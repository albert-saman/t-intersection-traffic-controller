==> flow/design.v <==
module jk_ff(j, k, clk, clr, q);
    input j, k, clr, clk;
    output reg q;
    initial begin
        q <= 1'b0;  
    end
    always @(posedge clk or posedge clr) begin
        if (clr) begin  
            q <= 1'b0;
        end else begin
            case ({j,k})
                2'b00: q <= q;     
                2'b01: q <= 1'b0;  
                2'b10: q <= 1'b1;  
                2'b11: q <= ~q;    
            endcase
        end
    end
endmodule
module counter(out, clr, clk);
    input clk, clr;
    output [4:0] out;
    wire w1, w2, w3;
    and x1(w1, out[1], out[0]);
    and x2(w2, out[2], w1);
    and x3(w3, out[3], w2);
    jk_ff jkf1(1'b1, 1'b1, clk, clr, out[0]);
    jk_ff jkf2(out[0], out[0], clk, clr, out[1]);
    jk_ff jkf3(w1, w1, clk, clr, out[2]);
    jk_ff jkf4(w2, w2, clk, clr, out[3]);
    jk_ff jkf5(w3, w3, clk, clr, out[4]);
endmodule
module traffic_controller (I, A1, A2, B, C, clk, mode);
    input I, clk;
    output reg A1, A2, B, C;
    output reg [1:0] mode = 1;  
    wire [4:0] count_val;
    reg clr = 0;
    counter m(count_val, clr, clk);
    always @(posedge clk) begin
        case (mode)
            2'b00: begin 
                A1 = 0; A2 = 0; B = 0; C = 0;
                if (clr == 1) clr = 0;  
                if (count_val == 29) begin  
                    mode = 1;
                    A1 = 1; A2 = 0; B = 0; C = 1; 
                    clr = 1;  
                end
            end
            2'b01: begin 
                A1 = 1; A2 = 0; B = 0; C = 1; 
                if (clr == 1) clr = 0;
                if (count_val == 29) begin
                    clr = 1;
                    if (I) begin 
                        mode = 0;  
                        A1 = 0; A2 = 0; B = 0; C = 0; 
                    end
                    else begin 
                        mode = 2;  
                        A1 = 1; A2 = 1; B = 0; C = 0; 
                    end
                end
            end
            2'b10: begin 
                A1 = 1; A2 = 1; B = 0; C = 0;
                if (clr == 1) clr = 0;
                if (count_val == 9) begin  
                    clr = 1;
                    if (I) begin 
                        mode = 0;
                        A1 = 0; A2 = 0; B = 0; C = 0;
                    end
                    else begin 
                        mode = 3;
                        A1 = 0; A2 = 0; B = 1; C = 0;
                    end
                end
            end
            2'b11: begin 
                A1 = 0; A2 = 0; B = 1; C = 0;
                if (clr == 1) clr = 0;
                if (count_val == 19) begin  
                    clr = 1;
                    if (I) begin 
                        mode = 0;
                        A1 = 0; A2 = 0; B = 0; C = 0;
                    end
                    else begin 
                        mode = 1;
                        A1 = 1; A2 = 0; B = 0; C = 1;
                    end
                end
            end
        endcase
    end
endmodule
From RTL to reports: traffic_controller
The steps from the RTL of traffic_controller to its reports follow in flow order.
Lines are those of the file above, counted from 1.
Cell names lack the library's common part.
A cell with -- has no value.
Design
  design top: traffic_controller
  clock input: clk
  library: sky130hd
  corner: tt_025C_1v80

Word level
Source: Yosys, flattened and elaborated, memories not mapped. Widths are those after wreduce. Registers that Yosys merges into a memory's read port (data or address) are not register bits. Print and check cells do not count.
Word-level totals
  flip-flop bits (word level): 12
  bits in latches: 0
  bits in writable memories: 0
  bits in read-only memories: 0
  word width x clocked read ports: 0
  memories kept: 0
  bits of input ports: 2
  output and inout port bits: 6
  elaborated cells: 77
Cells by class
  $add $sub $neg: 0
  $mul: 0
  divide/modulo/power cells: 0
  $lt $le $gt $ge: 0
  equal/unequal tests: 22
  shift operators: 0
  multiplexer cells: 28
  bitwise operators: 8
  reductions and logical operators: 8
Operators with widths (number)
  1-bit parallel mux with 3-bit select: 7
  2-bit == test (second input constant): 10
  1-bit 2-to-1 mux: 12
  2-bit 2-to-1 mux: 6
  2-bit by 1-bit == test with 1-bit output (second input constant): 5
  2-bit logical NOT: 5
  5-bit == test (second input constant): 2
  2-bit inequality test (second input constant): 4
  2-bit parallel mux with 4-bit select: 1
  1-bit parallel mux with 4-bit select: 2
  1-bit inverter: 5
  5-bit by 4-bit == test with 1-bit output (second input constant): 1
  2-bit OR reduction: 2
  4-bit AND reduction: 1
  1-bit bitwise AND: 3

Depth
Depth = most cells in a row (Yosys ltp): at word level without a register or memory, in the mapped netlist without a sequential cell, where the memories' decode and read muxes count.
Depth
  depth in word-level cells: 5
  ABC_AREA: 0
  gate-level depth with buffers: 5
  mapped depth without buffers: 4

Mapped cells and area
The flow's flattened synthesis, as Yosys stat reports it; memories are mapped. The netlist is that of the ABC_AREA named above (0 if unset); the other value can give another one.
Totals and module areas in this step are rounded.
Mapped netlist
  standard cells after synthesis: 53
  synthesis area: 546.8 µm²
  area of sequential cells: 285.3 µm²
  flip-flops: 12
  buffer cells: 3
Cells by type
  dfrtp_1: number 5, total area 125.12 µm²
  dfxtp_1: number 5, total area 100.096 µm²
  edfxtp_1: number 2, total area 60.058 µm²
  xnor2_1: number 4, total area 35.034 µm²
  nand2b_1: number 3, total area 18.768 µm²
  nand3b_1: number 2, total area 15.014 µm²
  or4b_4: number 1, total area 13.763 µm²
  a31oi_1: number 2, total area 12.512 µm²
  inv_1: number 3, total area 11.261 µm²
  nand2_1: number 3, total area 11.261 µm²
  o21ai_0: number 2, total area 10.01 µm²
  o21ba_2: number 1, total area 10.01 µm²
  a31o_2: number 1, total area 8.758 µm²
  o2bb2ai_1: number 1, total area 8.758 µm²
  o41ai_1: number 1, total area 8.758 µm²
  xor2_1: number 1, total area 8.758 µm²
  a211oi_1: number 1, total area 7.507 µm²
  a21boi_0: number 1, total area 7.507 µm²
Other cell types: 12; their cells: 14.
The figures by module come from a second, unflattened synthesis with its own total; it is not the netlist above.
Second synthesis, totals
  cells (unflattened synthesis): 64
  area total of the unflattened synthesis: 599.3 µm²
Each row is one instance without its submodules.
By module
  traffic_controller: times used 1, cells 40, area 384.1 µm², sequential area 160.2 µm²
  jk_ff: times used 5, cells 4, area 37.5 µm², sequential area 25.0 µm²
  counter: times used 1, cells 4, area 27.5 µm², sequential area 0.0 µm²

Path before layout
Source: OpenSTA report_checks on the synthesized netlist (no wires, ideal clock, input and output delay 20% of the period each), path of least setup slack; recovery checks are left aside. Register names are those of the netlist, which keeps one name where synthesis merged equal registers.
Path after synthesis
  kind: reg2reg
  from: register m.jkf3.q
  to: register mode[0]
  clock period: 2640 ps
  setup time: 320 ps
  time at the first pin: 0 ps
  arrival: 1478 ps
  required time: 2320 ps
  slack: 842 ps
  path delay: 1798 ps
  driving pins on the path: 5
  path buffers: 1
  synthesis period reached: 1798 ps
"path delay" = arrival - input delay + setup time.
"driving pins on the path" counts driving pins, that of a launching flip-flop among them; a cell with two outputs on the path counts twice.
"synthesis period reached" is the clock period less the worst setup slack; recovery checks do not enter. This is arithmetic on one report: input and output delays are still those of the set period (20% each).
Between the ends stands the longest chain of elaborated cells between them, by number of cells; it is not shown to be the way that was timed. Of several equally long chains one is given.
Each line given opens the expression or statement behind the cell; cells for indexed reads and writes are added by Yosys, which also makes memories of some case tables.
At most two assigning lines are given for a register; there are more.
Only ways into the end's enable, where the timed path ends, are counted here.
Between the ends, after synthesis
  path through: dfrtp_1 > buf_2 > or4b_4 > or2_0 > a31oi_1
  length of the longest elaborated chain: 3
  elaborated cells between the ends (all ways): 8
  those cells by class: eq/ne: 7; reduce/logical: 1
RTL lines, path after synthesis
  start: declaration: line 3  | output reg q;
  start: assignment: line 12  | 2'b00: q <= q;
  start: assignment: line 15  | 2'b11: q <= ~q;
  5-bit == test: line 84  | if (count_val == 19) begin
  2-bit inequality test
  4-bit AND reduction
  end: assignment: line 87  | mode = 0;
  end: assignment: line 91  | mode = 1;
  end: declaration: line 36  | output reg [1:0] mode = 1;

Timing after layout
Path of least setup slack in the final report of job 2 (OpenROAD, finished layout, wires in). Where an end is a register, its clock arrival counts in the times.
The report prints the path's times to 10 ps; the period is as set.
Path after layout
  kind: reg2out
  from: register mode[1]
  to: output port mode[1]
  clock period: 3230 ps
  output delay: 650 ps
  time at the first pin: 260 ps
  arrival: 1470 ps
  required time: 2580 ps
  slack: 1110 ps
  driving pins on the path: 2
  path buffers: 1
At most two assigning lines are given for a register; there are more.
Between the ends, after layout
  path through: edfxtp_1 > clkdlybuf4s50_1
  length of the longest elaborated chain: 0
  elaborated cells between the ends (all ways): 0
  RTL lines with such cells: 0
RTL lines, path after layout
  start: declaration: line 36  | output reg [1:0] mode = 1;
  start: assignment: line 46  | mode = 1;
  start: assignment: line 57  | mode = 0;
  end: declaration: line 36

Hand-over note for traffic_controller

Flow measurements of traffic_controller on sky130hd: 2 stored runs with different settings, listed in no order. Input and output delays are each 20% of the period that was set; the output load is 0.01 pF.
"achieved clock period" means the clock period less the worst setup slack. The figure is calculated, with input and output delays left at 20% of the set period.
"worst setup path time" means the part of the period allowed to the worst setup path (the constraints hold back 20% at inputs and 20% at outputs) less its slack; where the path has registers, the arrival times of their clocks count too.
"power": no workload was simulated; the value follows from the tool's default switching activity.
"worst setup path time" is known to 10 ps.
Values from the reports are rounded here.
[job 1] settings: period_ns=1.13, CORE_UTILIZATION=36, SETUP_SLACK_MARGIN=0.22, PLACE_DENSITY=0.55, CORE_MARGIN=6, CELL_PAD_IN_SITES_GLOBAL_PLACEMENT=1, CELL_PAD_IN_SITES_DETAIL_PLACEMENT=2, TNS_END_PERCENT=95, ABC_AREA=1, GPL_ROUTABILITY_DRIVEN=0, MAX_ROUTING_LAYER=met5, CAP_MARGIN=20, SLEW_MARGIN=20
[job 1] result: did not finish, clock tree synthesis stopped with DPL-0033
[job 2] settings: period_ns=3.23, CAP_MARGIN=20, CORE_MARGIN=2, CORE_UTILIZATION=40, SLEW_MARGIN=20
[job 2] result: chip area after synthesis (Yosys) 546.8 µm², die area 1679 µm², standard-cell area of the final layout 659.4 µm², utilization 0.513, worst setup slack after layout 1111 ps, total negative slack 0 ps, power 285.9 µW, achieved clock period 2119 ps, worst setup path time 1470 ps, worst setup path kind reg2out

End of note.
